==> flow/design.v <==
module light_All(clk10,rst,switch,light);
  input clk10,rst;
  input[2:0]switch;
  output[2:0]light;
  reg[2:0]state1,state2,state3;
  reg[7:0]count1,count2,count3;
  reg[2:0]count_1,count_2,count_3;
  reg[2:0]light;
  parameter
    state1_start=3'b000,state2_start=3'b000,state3_start=3'b000,				 
    state1_work=3'b001,state2_work=3'b001,state3_work=3'b001,					 
    state1_up=3'b010,state2_up=3'b010,state3_up=3'b010,							 
    state1_down=3'b011,state2_down=3'b011,state3_down=3'b011,					 
    state1_other=3'b100,state2_other=3'b100,state3_other=3'b100;				 
  always@(posedge clk10)
    if(!rst)
    begin
       	state1<=state1_start;
       	count1<=8'b0;
       	count_1<=3'b0;
   	end
    else
    	if(switch[0]=='b1&&count_1<4)											 
        	count_1<=count_1+1;
    	else
        	case(state1)
          		state1_start:													 
          		if(switch[0]=='b1)
            	begin
              		state1<=state1_up;											 
              		light[0]<='b1;
              		count1<=78;
            	end
          		else
            	begin
              		state1<=state1_start;
              		light[0]<='b0;
            	end
          		state1_work:
		          	if(count1>0)
		           	begin
		              	count1<=count1-1;
		              	if(switch[0]=='b0&&(state2==3'b010||state3==3'b010))	 
		                begin 													 
		                 	light[0]<='b0;										 
		                  	state1<=state1_down;
		              	end
		            end
		          	else														 
		          	begin
		          		if(switch[0]=='b0)
              			begin
                			state1<=state1_down;								 
              			end
            			else
              			begin
                			state1<=state1_other;								 
                			count1<=39;
              			end
		          	end
          		state1_other:
          			if(switch[0]=='b1)
          			begin
          				if (count1>0)begin
          					count1<=count1-1;
            				state1<=state1_other;
          				end
          				else begin
          					light[0]<='b0;
          				end
          			end
          			else begin
          				state1<=state1_down;
          			end
          		state1_down:
           			begin
              			light[0]<='b0;
              			count_1<=3'b0;
              			state1<=state1_start;
            		end
          		state1_up:
            		begin
              			state1<=state1_work;
            		end
          		default:
            		state1<=state1_start;
        	endcase
  always@(posedge clk10)
    if(!rst)
    begin
        state2<=state2_start;
        count2<=8'b0;
        count_2<=3'b0;
    end
    else
      	if(switch[1]=='b1&&count_2<4)
        	count_2<=count_2+1;
      	else
        	case(state2)
          		state2_start:
          			if(switch[1]=='b1)
            		begin
              			state2<=state2_up;
              			light[1]<='b1;
              			count2<=78;
            		end
          			else
            		begin
              			state2<=state2_start;
              			light[1]<='b0;
            		end
          		state2_work:
          			if(count2>0)
            		begin
              			count2<=count2-1;
              			if(switch[1]=='b0&&(state1==3'b010||state3==3'b010))
                		begin
                  			light[1]<='b0;
                  			state2<=state2_down;
              			end
            		end
          			else
            			if(switch[1]=='b0)
              			begin
                			state2<=state2_down;
              			end
            			else
              			begin
                			state2<=state2_other;
                			count2<=39;
              			end
          		state2_other:
            		if(switch[1]=='b1)
          			begin
          				if (count2>0)begin
          					count2<=count2-1;
            				state2<=state2_other;
          				end
          				else begin
          					light[1]<='b0;
          				end
          			end
          			else begin
          				state2<=state2_down;
          			end
          		state2_down:
            	begin
            	  	light[1]<='b0;
            	  	count_2<=3'b0;
            	  	state2<=state2_start;
            	end
          		state2_up:
          		  	begin
          		  	  	state2<=state2_work;
          		  	end
          		default:
          		  	state2<=state2_start;
        	endcase
  always@(posedge clk10)
    if(!rst)
    begin
        state3<=state3_start;
        count3<=8'b0;
        count_3<=3'b0;
    end
    else
      	if(switch[2]=='b1&&count_3<4)
        	count_3<=count_3+1;
      	else
        	case(state3)
				state3_start:
          			if(switch[2]=='b1)
          			  	begin
          			  	  	state3<=state3_up;
          			  	  	light[2]<='b1;
          			  	  	count3<=78;
          			  	end
          			else
          			  	begin
          			 	   	state3<=state3_start;
          			  	  	light[2]<='b0;
          			  	end
          		state3_work:
		          	if(count3>0)
			        begin
			            count3<=count3-1;
			            if(switch[2]=='b0&&(state1==3'b010||state2==3'b010))
			            begin
			                light[2]<='b0;
			                state3<=state3_down;
			            end
			        end
			          	else
			            	if(switch[2]=='b0)
			              	begin
			                	state3<=state3_down;
			              	end
			            	else
			              	begin
			                	state3<=state3_other;
			                	count3<=39;
			              	end
		        state3_other:
		          	if(switch[2]=='b1)
          			begin
          				if (count3>0)begin
          					count3<=count3-1;
            				state3<=state3_other;
          				end
          				else begin
          					light[2]<='b0;
          				end
          			end
          			else begin
          				state3<=state3_down;
          			end
          		state3_down:
            	begin
              		light[2]<='b0;
              		count_3<=3'b0;
              		state3<=state3_start;
            	end
          		state3_up:
            	begin
              		state3<=state3_work;
            	end
          		default:
            		state3<=state3_start;
        	endcase
endmodule
---- Reports on light_All ----
What the tools print for light_All, step after step.
Lines are those of the file above, counted from 1.
Operators carry their Yosys type and port widths (W data, S select, Z words).
Cell names lack the library's common part.
A cell with n/a has no value.
inputs
  design top .............................. light_All
  clock input ............................. clk10
  standard-cell library ................... sky130hd
  library corner .......................... tt_025C_1v80

---- After elaboration ----
Counts by Yosys on the flattened word-level netlist (proc, flatten, opt, wreduce; memories kept). Register bits leave out memories and registers merged into their read ports (data or address). Print and check cells are left out. Cells with the same type and inputs are merged into one.
word-level totals
  output and inout port bits .............. 3
  word-level cells ........................ 162
  register bits ........................... 45
  input port bits ......................... 5
cells by class
  magnitude comparators ................... 6
  equal/unequal tests ..................... 39
  muxes and demuxes ....................... 63
  bitwise operators ....................... 6
  add/sub/neg operators ................... 6
  reduce/logical cells .................... 30
operators by type and width
  cell                   number
  $mux W8                15
  $pmux W8 S3            3
  $mux W3                21
  $ne A2 B2 Y1 const B   18
  $pmux W3 S4            3
  $ne A3 B3 Y1 const B   9
  $sub A8 B1 Y8 const B  3
  $gt A8 B1 Y1 const B   3
  $reduce_and A7 Y1      3
  $eq A3 B2 Y1 const B   6
  $reduce_and A6 Y1      3
  $mux W1                15
  $reduce_bool A4 Y1     3
  $pmux W1 S4            3
  $add A3 B1 Y3 const B  3
  $eq A3 B1 Y1 const B   3
  $lt A3 B3 Y1 const B   3
  $eq A3 B3 Y1 const B   3
  $logic_not A3 Y1       3
  $reduce_and A3 Y1      3
  $reduce_bool A3 Y1     3
  $logic_and A1 B1 Y1    6
  $not A1 Y1             6
  $reduce_bool A2 Y1     3
  $mux W2                3
  $logic_or A1 B1 Y1     3

---- Longest topological paths ----
Yosys ltp: most cells in a row. Word level: on the elaborated netlist, between registers, memories and ports. Mapped: between sequential cells and ports; inverters and the memories' decode and read muxes count.
depth
  depth after elaboration ................. 6
  ABC_AREA ................................ 0
  depth in mapped cells ................... 9
  mapped depth without buffers ............ 7

---- After synthesis ----
The flow's flattened synthesis, as Yosys stat reports it; memories are mapped. The netlist is that of the ABC_AREA named above (0 if unset); the other value can give another one.
cells by type
  type      number  area in all (sq um)
  dfxtp_1   48      960.922
  nor2_1    50      187.68
  a21oi_1   30      150.144
  o21ai_0   28      140.134
  nand2_1   28      105.101
  edfxtp_1  3       90.086
  ha_1      6       75.072
  mux2i_1   7       70.067
  clkbuf_1  17      63.811
  nor3_1    10      50.048
  nand3b_1  6       45.043
  nand2b_1  7       43.792
  inv_1     11      41.29
  nand3_1   8       40.038
  o211a_1   4       40.038
  or3_1     6       37.536
  nor2b_1   5       31.28
  a32oi_1   3       26.275
Not listed: further types 41, cells in them 72.
synthesis totals
  cells in the netlist .................... 349
  mapped area ............................. 2,768.9 sq um
  area of sequential cells ................ 1,051.0 sq um
  flip-flop cells ......................... 51
  buffers ................................. 21

---- Path before layout ----
Source: OpenSTA report_checks on the synthesized netlist (no wires, ideal clock, input and output delay 20% of the period each), path of least setup slack; recovery checks are left aside. Register names are those of the netlist, which keeps one name where synthesis merged equal registers.
timing after synthesis
  kind .................................... register to register
  start point ............................. register count2[0]
  end point ............................... register light[1]
  period .................................. 3,410 ps
  arrival time ............................ 1,790 ps
  stages .................................. 8
  setup slack ............................. 1,300 ps
  path delay .............................. 2,109 ps
  path buffers ............................ 0
  launch time at the first pin ............ 0 ps
  library setup time ...................... 319 ps
  data required time ...................... 3,091 ps
  synthesis period reached ................ 2,110 ps
"path delay" is the arrival time less input delay plus setup time.
"stages" counts driving pins, that of a launching flip-flop among them; a cell with two outputs on the path counts twice.
"synthesis period reached" = period - worst setup slack (recovery checks aside). The figure is calculated, with input and output delays left at 20% of the set period.
The rows between start and end are the longest chain of elaborated cells between them; the timing report does not say that the signal goes this way. Where chains are equally long, one stands for them.
Each line given opens the expression or statement behind the cell; cells for indexed reads and writes are added by Yosys, which also makes memories of some case tables.
At most two assigning lines are given for a register; there are more.
Only ways into the end's enable, where the timed path ends, are counted here.
between the ends, after synthesis
  path through ............................ dfxtp_1 > inv_1 > ha_1 > or3b_2 > or2_2 > nor2_1 > nand3_1 > a211oi_1
  length of the longest elaborated chain .. 3
  elaborated cells on any way between the ends .. 4
  classes of those cells .................. 1 x compare; 2 x eq/ne; 1 x reduce/logical
RTL lines, path after synthesis
  what                RTL line  RTL
  start: declaration  6         reg[7:0]count1,count2,count3;
  start: assignment   115       count2<=count2-1;
  start: assignment   136       count2<=count2-1;
  $gt A8 B1 Y1        135       if (count2>0)begin
  $ne A2 B2 Y1        n/a
  $reduce_and A7 Y1   n/a
  end: assignment     140       light[1]<='b0;
  end: assignment     148       light[1]<='b0;
  end: declaration    4         output[2:0]light;

---- Path in the finished layout ----
Path of least setup slack in the final report of job 1 (OpenROAD, finished layout, wires in). Where an end is a register, its clock arrival counts in the times.
The path's times are printed in steps of 10 ps; the period is the one set.
timing after layout
  kind .................................... register to register
  start point ............................. register count1[0]
  end point ............................... register light[0]
  path buffers ............................ 2
  launch time at the first pin ............ 290 ps
  arrival time ............................ 2,170 ps
  period .................................. 1,640 ps
  data required time ...................... 1,640 ps
  stages .................................. 9
  library setup time ...................... 290 ps
  setup slack ............................. -520 ps
The rows between start and end are the longest chain of elaborated cells between them; the timing report does not say that the signal goes this way. Where chains are equally long, one stands for them.
At most two assigning lines are given for a register; there are more.
Only ways into the end's enable, where the timed path ends, are counted here.
between the ends, after layout
  path through ............................ dfxtp_4 > inv_4 > ha_4 > or3b_4 > buf_6 > or3_4 > buf_6 > o32a_1 > nor2_1
  length of the longest elaborated chain .. 3
  elaborated cells on any way between the ends .. 4
  classes of those cells .................. 1 x compare; 2 x eq/ne; 1 x reduce/logical
RTL lines, path after layout
  what                RTL line  RTL
  start: declaration  6         reg[7:0]count1,count2,count3;
  start: assignment   42        count1<=count1-1;
  start: assignment   65        count1<=count1-1;
  $gt A8 B1 Y1        64        if (count1>0)begin
  $ne A2 B2 Y1        n/a
  $reduce_and A7 Y1   n/a
  end: assignment     69        light[0]<='b0;
  end: assignment     77        light[0]<='b0;
  end: declaration    4         output[2:0]light;

Subject: light_All on sky130hd, stored results

Hello all,

Below are 2 stored runs of the flow (Yosys, OpenROAD; platform sky130hd) on light_All, each with its settings and what was measured, unordered. Constraints: input delay and output delay 20% of the set period each, output load 0.01 pF.
"reached clock period" = clock period - worst setup slack. The figure is calculated, with input and output delays left at 20% of the set period.
"critical path time" is the time allowed to the run's worst setup path (the clock period less input and output delay, where it has them) less its slack. Clock arrival times count: a late capture clock shortens it, a late launch clock lengthens it.
"critical path time" is known to 10 ps.

======== job 1 ========
==> flow/run.sh <==
#!/bin/bash
# the make line also repeats the synthesis and layout settings of config.mk as NAME=value (left out here)
make -C /OpenROAD-flow-scripts/flow DESIGN_CONFIG=/design/flow/config.mk WORK_HOME=/design/flow/orfs CLKGATE_MAP_FILE= finish
==> flow/config.mk <==
export PLATFORM = sky130hd
export DESIGN_NAME = light_All
export DESIGN_NICKNAME = light_All
export VERILOG_FILES = /design/flow/design.v
export SDC_FILE = /design/flow/constraint.sdc
export NUM_CORES = 4
export LEC_CHECK = 0
export CAP_MARGIN = 20
export CELL_PAD_IN_SITES_DETAIL_PLACEMENT = 0
export CORE_MARGIN = 2
export CORE_UTILIZATION = 22
export CTS_CLUSTER_SIZE = 87
export GPL_TIMING_DRIVEN = 0
export PLACE_DENSITY_LB_ADDON = 0.18
export SETUP_SLACK_MARGIN = 0.2
export SLEW_MARGIN = 15
export TNS_END_PERCENT = 15
==> flow/constraint.sdc <==
create_clock -name core_clock -period 1.64 [get_ports {clk10}]
set_input_delay 0.3280 -clock core_clock [delete_from_list [all_inputs] [get_ports {clk10}]]
set_output_delay 0.3280 -clock core_clock [all_outputs]
set_load 0.01 [all_outputs]

-------- measured, job 1 --------
  critical path time ...................... 2,160 ps
  critical path type ...................... register to register
  final design utilization ................ 0.302
  setup slack of the worst path ........... -525 ps
  standard-cell area of the final layout .. 3,672.3 sq um
  reached clock period .................... 2,165 ps
  die area ................................ 13,499.0 sq um
  summed negative setup slack ............. -6,948 ps
  synthesized cell area ................... 2,768.9 sq um

======== job 2 ========
==> flow/run.sh <==
#!/bin/bash
# the make line also repeats the synthesis and layout settings of config.mk as NAME=value (left out here)
make -C /OpenROAD-flow-scripts/flow DESIGN_CONFIG=/design/flow/config.mk WORK_HOME=/design/flow/orfs CLKGATE_MAP_FILE= finish
==> flow/config.mk <==
export PLATFORM = sky130hd
export DESIGN_NAME = light_All
export DESIGN_NICKNAME = light_All
export VERILOG_FILES = /design/flow/design.v
export SDC_FILE = /design/flow/constraint.sdc
export NUM_CORES = 4
export LEC_CHECK = 0
export ABC_AREA = 0
export CAP_MARGIN = 20
export CELL_PAD_IN_SITES_DETAIL_PLACEMENT = 0
export CELL_PAD_IN_SITES_GLOBAL_PLACEMENT = 3
export CORE_MARGIN = 8
export CORE_UTILIZATION = 42
export CTS_CLUSTER_SIZE = 61
export GPL_ROUTABILITY_DRIVEN = 1
export GPL_TIMING_DRIVEN = 1
export SETUP_SLACK_MARGIN = 0.41
export SLEW_MARGIN = 20
==> flow/constraint.sdc <==
create_clock -name core_clock -period 1.44 [get_ports {clk10}]
set_input_delay 0.2880 -clock core_clock [delete_from_list [all_inputs] [get_ports {clk10}]]
set_output_delay 0.2880 -clock core_clock [all_outputs]
set_load 0.01 [all_outputs]

-------- job 2 --------
  not finished: placement ended with error GPL-0301

Thanks
